==> flow/design.v <==
module TTL74x491
#(
	parameter DATA_WIDTH = 10
)
(
	input  wire					 clk,		 
	input  wire					 SET,		 
	input  wire					 LD_n,		 
	input  wire					 CNT_n,		 
	input  wire					 UP_n,		 
	input  wire					 OC_n,		 
	input  wire [DATA_WIDTH-1:0] D,			 
	output wire [DATA_WIDTH-1:0] Q			 
);
	reg [DATA_WIDTH-1:0] count;
	wire [DATA_WIDTH-1:0] next_count_up;
	assign next_count_up = d + {{(DATA_WIDTH-1){1'b0}}, 1'b1};
	wire [DATA_WIDTH-1:0] next_count_dn;
	assign next_count_dn = d - {{(DATA_WIDTH-1){1'b0}}, 1'b1};
	always @(posedge clk)
		if (SET)
			count <= {DATA_WIDTH{1'b1}};
		else
		if (!LD_n)
			count <= D;
		else
		if (!CNT_n && !UP_n)
			count <= next_count_up;
		else
		if (!CNT_n && UP_n)
			count <= next_count_dn;
	assign Q = count;
endmodule
### Step by step through the tools: TTL74x491

What the tools print for TTL74x491, step after step.
Line numbers count from 1 in the design file above.
Library cell names are shortened.
Not given: n/a

| design | value |
|---|---|
| top | TTL74x491 |
| clock port | clk |
| cell library | sky130hd |
| timing corner | tt_025C_1v80 |

### After elaboration

Source: Yosys, flattened and elaborated, memories not mapped. Widths are those after wreduce. Registers that Yosys merges into a memory's read port (data or address) are not register bits. Print and check cells do not count. Equal cells are merged and count once.

| bit counts | value |
|---|---|
| register bits | 10 |
| bits in latches | 0 |
| bits in writable memories | 0 |
| bits in read-only memories | 0 |
| clocked read ports x word width | 0 |
| memory cells | 0 |
| output and inout port bits | 10 |

| cells by class | value |
|---|---|
| add/sub/neg operators | 2 |
| multipliers | 0 |
| div/mod/pow operators | 0 |
| order comparisons | 0 |
| equal/unequal tests | 1 |
| shift-type cells | 0 |
| multiplexer cells | 3 |
| bitwise gates (word level) | 0 |
| reductions and logical operators | 4 |

Operator list:

| operator | count |
|---|---|
| 10-bit 2-to-1 mux | 3 |
| 3-bit by 1-bit inequality test with 1-bit output with constant B | 1 |
| 1-bit by 1-bit adder with 2-bit output with constant B | 1 |
| 1-bit by 1-bit subtractor with 2-bit output with constant B | 1 |
| 1-bit logical AND | 2 |
| 1-bit logical NOT | 2 |

### Longest topological paths

Depth = most cells in a row (Yosys ltp): at word level without a register or memory, in the mapped netlist without a sequential cell, where the memories' decode and read muxes count.

| depth | value |
|---|---|
| depth after elaboration | 5 |
| ABC_AREA | 0 |
| gate-level depth with buffers | 3 |
| depth with buffers taken out | 2 |

### Synthesis result

Yosys stat after the flow's synthesis: flattened, memories mapped to cells. It holds for the ABC_AREA given above (unset counts as 0); a run with the other value may have another netlist.
Totals and module areas in this step are rounded.

Cells by type:

| cell type | count | total area (µm²) |
|---|---|---|
| dfxtp_1 | 10 | 200.192 |
| a31oi_1 | 9 | 56.304 |
| nor3_1 | 9 | 45.043 |
| nand2_1 | 9 | 33.782 |
| buf_6 | 2 | 22.522 |
| buf_2 | 3 | 15.014 |
| and3b_1 | 1 | 8.758 |
| o21bai_1 | 1 | 7.507 |
| nand2b_1 | 1 | 6.256 |
| nor2b_1 | 1 | 6.256 |
| nor2_1 | 1 | 3.754 |

| mapped netlist | value |
|---|---|
| cells in the netlist | 47 |
| synthesis area | 405 µm² |
| sequential part of the area | 200 µm² |
| mapped flip-flops | 10 |
| buffers | 5 |

### Path before layout

Path of least setup slack by OpenSTA after synthesis, without wires, with an ideal clock, recovery checks aside; 20% of the period is set as input and as output delay. Where synthesis merged equal registers, the netlist keeps one of their names.

| timing post-synthesis | value |
|---|---|
| path kind | reg2reg |
| start | reg (no name shown) |
| end | reg count[0] |
| period | 947 ps |
| time at the first pin | 0 ps |
| data arrival time | 620 ps |
| path slack | 257 ps |
| path delay | 690 ps |
| driving pins on the path | 3 |
| path buffers | 0 |
| synthesis period reached | 690 ps |

"path delay" = arrival - input delay + setup time.
"driving pins on the path": output pins that drive a net of the path, with the launching flip-flop's if there is one; two outputs of one cell count as two.
"synthesis period reached" is the clock period less the worst setup slack; recovery checks do not enter. This is arithmetic on one report: input and output delays are still those of the set period (20% each).
At most two assigning lines are given for a register; there are more.

| between the ends, post-synthesis | value |
|---|---|
| cells stage by stage | dfxtp_1 and3b_1 o21bai_1 |

Ends and longest elaborated chain, post-synthesis:

| element | line | text |
|---|---|---|
| to (assign) | 28 | `count <= next_count_up;` |
| to (assign) | 31 | `count <= next_count_dn;` |
| to (decl) | 15 | `reg [DATA_WIDTH-1:0] count;` |

No chain of elaborated cells between the ends is given.

### Timing after layout

Path of least setup slack in the final report of entry A (OpenROAD, finished layout, wires in). Where an end is a register, its clock arrival counts in the times.
The report prints the path's times to 10 ps; the period is as set.

| timing after layout | value |
|---|---|
| path kind | reg2out |
| start | reg count[7] |
| end | out Q[7] |
| period | 880 ps |
| time at the first pin | 280 ps |
| data arrival time | 730 ps |
| path slack | -30 ps |
| driving pins on the path | 2 |
| path buffers | 1 |

At most two assigning lines are given for a register; there are more.

| between the ends, after layout | value |
|---|---|
| cells stage by stage | dfxtp_2 buf_6 |
| cells in the longest elaborated chain | 0 |

Ends and longest elaborated chain, after layout:

| element | line | text |
|---|---|---|
| from (decl) | 15 | `reg [DATA_WIDTH-1:0] count;` |
| from (assign) | 28 | `count <= next_count_up;` |
| from (assign) | 31 | `count <= next_count_dn;` |
| to (decl) | 13 | `output wire [DATA_WIDTH-1:0] Q` |

Subject: TTL74x491 on sky130hd, stored results

Hello all,

Top module TTL74x491; platform sky130hd; tools Yosys and OpenROAD; 2 stored runs in no particular order. Input and output delays are each 20% of the period that was set; the output load is 0.01 pF.
"clock period achieved" = clock period - worst setup slack. The figure is calculated, with input and output delays left at 20% of the set period.
By "time used up by the worst setup path" is meant the share of the clock period that the worst setup path is allowed (20% is reserved at inputs, 20% at outputs), minus its slack. Clock arrival times at its registers enter into it.
"total design power" is the tool's figure for a default switching activity; nothing was simulated.
"time used up by the worst setup path" is given in steps of 10 ps.
Measured values are rounded.
Settings: -- = not set for that run.
A result given as -- is not shown for that run.

| item | entry A | entry B |
|---|---|---|
| period_ns | 0.88 | 0.554 |
| CORE_UTILIZATION | 28 | 43 |
| SETUP_SLACK_MARGIN | 0.21 | 0.09 |
| PLACE_DENSITY_LB_ADDON | 0.08 | 0.04 |
| HOLD_SLACK_MARGIN | 0.02 | -- |
| GPL_TIMING_DRIVEN | 0 | 1 |
| CTS_CLUSTER_SIZE | 35 | -- |
| SLEW_MARGIN | 15 | 20 |
| MIN_ROUTING_LAYER | met1 | -- |
| CAP_MARGIN | 20 | 15 |
| CORE_MARGIN | 2 | 2 |
| CELL_PAD_IN_SITES_DETAIL_PLACEMENT | -- | 0 |
| CTS_CLUSTER_DIAMETER | -- | 187 |
| chip area after synthesis (Yosys) (µm²) | 405 | -- |
| smallest hold slack (ps) | 236 | -- |
| overall die area (µm²) | 1770 | -- |
| post-route utilization (%) | 67.2 | -- |
| summed negative setup slack (ps) | -146 | -- |
| time used up by the worst setup path (ps) | 730 | -- |
| type of the worst setup path | reg2out | -- |
| standard-cell area after layout (µm²) | 896 | -- |
| total design power (W) | 0.00128 | -- |
| worst setup slack after layout (ps) | -26 | -- |
| clock period achieved (ps) | 906 | -- |

Entry B: no final report: routing broke off with DPL-0038

Thanks
