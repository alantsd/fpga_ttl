==> flow/design.v <==
module TTL74x201 
#(
	parameter ADDR_WIDTH = 8,
	parameter DATA_WIDTH = 1
)
(
	input  wire					 clk,		 
	input  wire					 R_W,		 
	input  wire					 S1_n,		 
	input  wire					 S2_n,		 
	input  wire					 S3_n,		 
	input  wire [ADDR_WIDTH-1:0] A,			 
	input  wire [DATA_WIDTH-1:0] D,			 
	output wire [DATA_WIDTH-1:0] Q_n		 
);
	wire select_n;
	assign select_n = S1_n | S2_n | S3_n;
	reg [DATA_WIDTH-1:0] mem [0:(1<<ADDR_WIDTH)-1];
	always @(posedge clk)
		if(!select_n && !R_W)
			mem[A] <= D;  
	reg [DATA_WIDTH-1:0] out;
	always @(posedge clk)
		if(!select_n && R_W)
			out <= ~mem[A];  
	assign Q_n = out;
endmodule
# Tool chain data of TTL74x201
# What the tools print for TTL74x201, step after step.
# Lines are those of the file above, counted from 1.
# Operators: Yosys type, input widths -> output width; for muxes data width and select width s.
# Library cell names are shortened.
# The mark n/a stands for no value.
[inputs]
design = "TTL74x201"
clock = "clk"
lib = "sky130hd"
corner = "tt_025C_1v80"

# Elaborated design
# Counts by Yosys on the flattened word-level netlist (proc, flatten, opt, wreduce; memories kept). Register bits leave out memories and registers merged into their read ports (data or address); mux counts leave out enables and synchronous resets folded into registers. Print and check cells are left out. Cells with the same type and inputs are merged into one.
# Memory sizes are those after Yosys's memory passes, which may raise the word count (mostly to a power of two), join words into wider ones and drop unused or constant bits.
[word_totals]
ff_bits = 1
ram_bits = 256
word_cells = 12
mem_count = 1
input_bits = 14
[classes]
n_logic = 3
n_mux = 3
reduce_logical = 4
[memory_table]
columns = ["name", "words", "width", "read_ports", "write_ports", "line", "source"]
rows = [
  ["mem", 256, 1, 1, 1, 18, "reg [DATA_WIDTH-1:0] mem [0:(1<<ADDR_WIDTH)-1];"],
]
[op_table]
columns = ["operator", "count"]
rows = [
  ["$mux 8", 1],
  ["$or 1x1->1", 2],
  ["$logic_and 1x1->1", 2],
  ["$logic_not 1->1", 2],
  ["$mux 1", 2],
  ["$not 1->1", 1],
]

# Logic depth
# Depth = most cells in a row (Yosys ltp): at word level without a register or memory, in the mapped netlist without a sequential cell, where the memories' decode and read muxes count.
[logic_depth]
ltp_word = 5
ABC_AREA = 0
ltp_mapped = 8
mapped_depth_nobuf = 6

# After synthesis
# The flow's flattened synthesis, as Yosys stat reports it; memories are mapped. The netlist is that of the ABC_AREA named above (0 if unset); the other value can give another one.
[synth_totals]
stdcells = 751
ff_cells = 257
mapped_area_um2 = 11030.6
[types]
columns = ["cell_type", "count"]
rows = [
  ["edfxtp_1", 257],
  ["mux4_2", 64],
  ["nor2_1", 260],
  ["a22oi_1", 40],
  ["clkbuf_1", 52],
  ["nand2_1", 46],
  ["buf_6", 5],
  ["nor2b_1", 6],
  ["nand3_1", 4],
  ["a21oi_1", 3],
  ["and2_1", 2],
  ["nand2b_1", 2],
  ["nor4_2", 1],
  ["nor4b_1", 1],
  ["a211oi_1", 1],
  ["buf_4", 1],
  ["nor3b_1", 1],
  ["or4_1", 1],
]
# Not listed: further types 4, cells in them 4.

# Worst setup path after synthesis
# Path of least setup slack by OpenSTA after synthesis, without wires, with an ideal clock, recovery checks aside; 20% of the period is set as input and as output delay. Where synthesis merged equal registers, the netlist keeps one of their names.
[synth_timing]
path_kind = "input-to-reg"
startpoint = "input port A[1]"
endpoint = "register out"
setup_slack_ns = 0.030
tclk_ns = 2.31
arrival_ns = 2.110
required_ns = 2.140
driving_pins = 8
path_delay_ns = 1.818
t_first_pin_ns = 0.462
synth_period_reached_ns = 2.28
# "path_delay_ns" = arrival - input delay + setup time.
# "driving_pins": output pins that drive a net of the path, with the launching flip-flop's if there is one; two outputs of one cell count as two.
# "synth_period_reached_ns" is the clock period less the worst setup slack; recovery checks do not enter. This is arithmetic on one report: input and output delays are still those of the set period (20% each).
# Between the ends stands the longest chain of elaborated cells between them, by number of cells; it is not shown to be the way that was timed. Of several equally long chains one is given.
# A line is the first line of the expression or statement that the cell stems from. Yosys adds cells for indexed reads and writes and turns some case tables into memories.
# A memory read counts as a cell of the chain, while the word-level depth stops at memories.
[synth_via]
path_cell_list = "clkbuf_1 > clkbuf_1 > mux4_2 > a22oi_1 > nand2_1 > a22oi_1 > a21oi_1 > nor4_2"
elab_chain_cells = 2
cells_between = 2
lines_between = 2
cone_classes = "1 x logic; 1 x memory"
[synth_lines]
columns = ["item", "line", "source"]
rows = [
  ["start: declaration", 12, "input wire [ADDR_WIDTH-1:0] A,"],
  ["$mem_v2 256x1", 18, "reg [DATA_WIDTH-1:0] mem [0:(1<<ADDR_WIDTH)-1];"],
  ["$not 1->1", 25, "out <= ~mem[A];"],
  ["end: assignment", 25, ""],
  ["end: declaration", 22, "reg [DATA_WIDTH-1:0] out;"],
]

# Path in the finished layout
# From the final timing report of run 2: the path of least setup slack in the routed layout; clock arrival at registers is part of the times.
[layout_timing]
path_kind = "input-to-reg"
startpoint = "input port A[0]"
endpoint = "register out"
arrival_ns = 3.03
t_first_pin_ns = 0.69
required_ns = 3.84
tclk_ns = 3.44
driving_pins = 8
setup_slack_ns = 0.81
# Between the ends stands the longest chain of elaborated cells between them, by number of cells; it is not shown to be the way that was timed. Of several equally long chains one is given.
# A memory read counts as a cell of the chain, while the word-level depth stops at memories.
[layout_via]
path_cell_list = "buf_4 > buf_12 > mux4_2 > a22oi_1 > nand2_1 > a22oi_1 > a21oi_1 > nor4_2"
elab_chain_cells = 2
cells_between = 2
lines_between = 2
cone_classes = "1 x logic; 1 x memory"
[layout_lines]
columns = ["item", "line", "source"]
rows = [
  ["start: declaration", 12, "input wire [ADDR_WIDTH-1:0] A,"],
  ["$mem_v2 256x1", 18, "reg [DATA_WIDTH-1:0] mem [0:(1<<ADDR_WIDTH)-1];"],
  ["$not 1->1", 25, "out <= ~mem[A];"],
  ["end: assignment", 25, ""],
  ["end: declaration", 22, "reg [DATA_WIDTH-1:0] out;"],
]

# Record of 2 stored runs of the RTL-to-layout flow on TTL74x201, platform sky130hd. The runs are unordered. Constraints: input delay and output delay 20% of the set period each, output load 0.01 pF.
# "critical_path_time_ns" is the time allowed to the run's worst setup path (the clock period less input and output delay, where it has them) less its slack. Clock arrival times count: a late capture clock shortens it, a late launch clock lengthens it.
# "total_power_uw" is the tool's figure for a default switching activity; nothing was simulated.

[[run]]
name = "run 1"
[run.settings]
period_ns = 4.1
CORE_UTILIZATION = 67
CORE_ASPECT_RATIO = 0.93
CORE_MARGIN = 3
CELL_PAD_IN_SITES_GLOBAL_PLACEMENT = 2
ABC_AREA = 0
GPL_TIMING_DRIVEN = 1
CTS_CLUSTER_DIAMETER = 64
CAP_MARGIN = 30
SLEW_MARGIN = 10
MIN_ROUTING_LAYER = "met2"
[run.results]
outcome = "stopped before the end: placement reported GPL-0301"

[[run]]
name = "run 2"
[run.settings]
period_ns = 3.44
CORE_UTILIZATION = 19
PLACE_DENSITY_LB_ADDON = 0.11
CELL_PAD_IN_SITES_GLOBAL_PLACEMENT = 0
CELL_PAD_IN_SITES_DETAIL_PLACEMENT = 1
SLEW_MARGIN = 40
MIN_ROUTING_LAYER = "met1"
MAX_ROUTING_LAYER = "met4"
CAP_MARGIN = 20
CORE_MARGIN = 2
[run.results]
die_um2 = 59998.1
synthArea_um2 = 11030.6
cell_area_final_um2 = 13409.1
fin_ws_ns = 0.806
hold_worst_slack_ns = 0.604
layout_utilization_pct = 23.3
total_power_uw = 6861
critical_path_time_ns = 1.95
worst_setup_path_type = "input-to-reg"
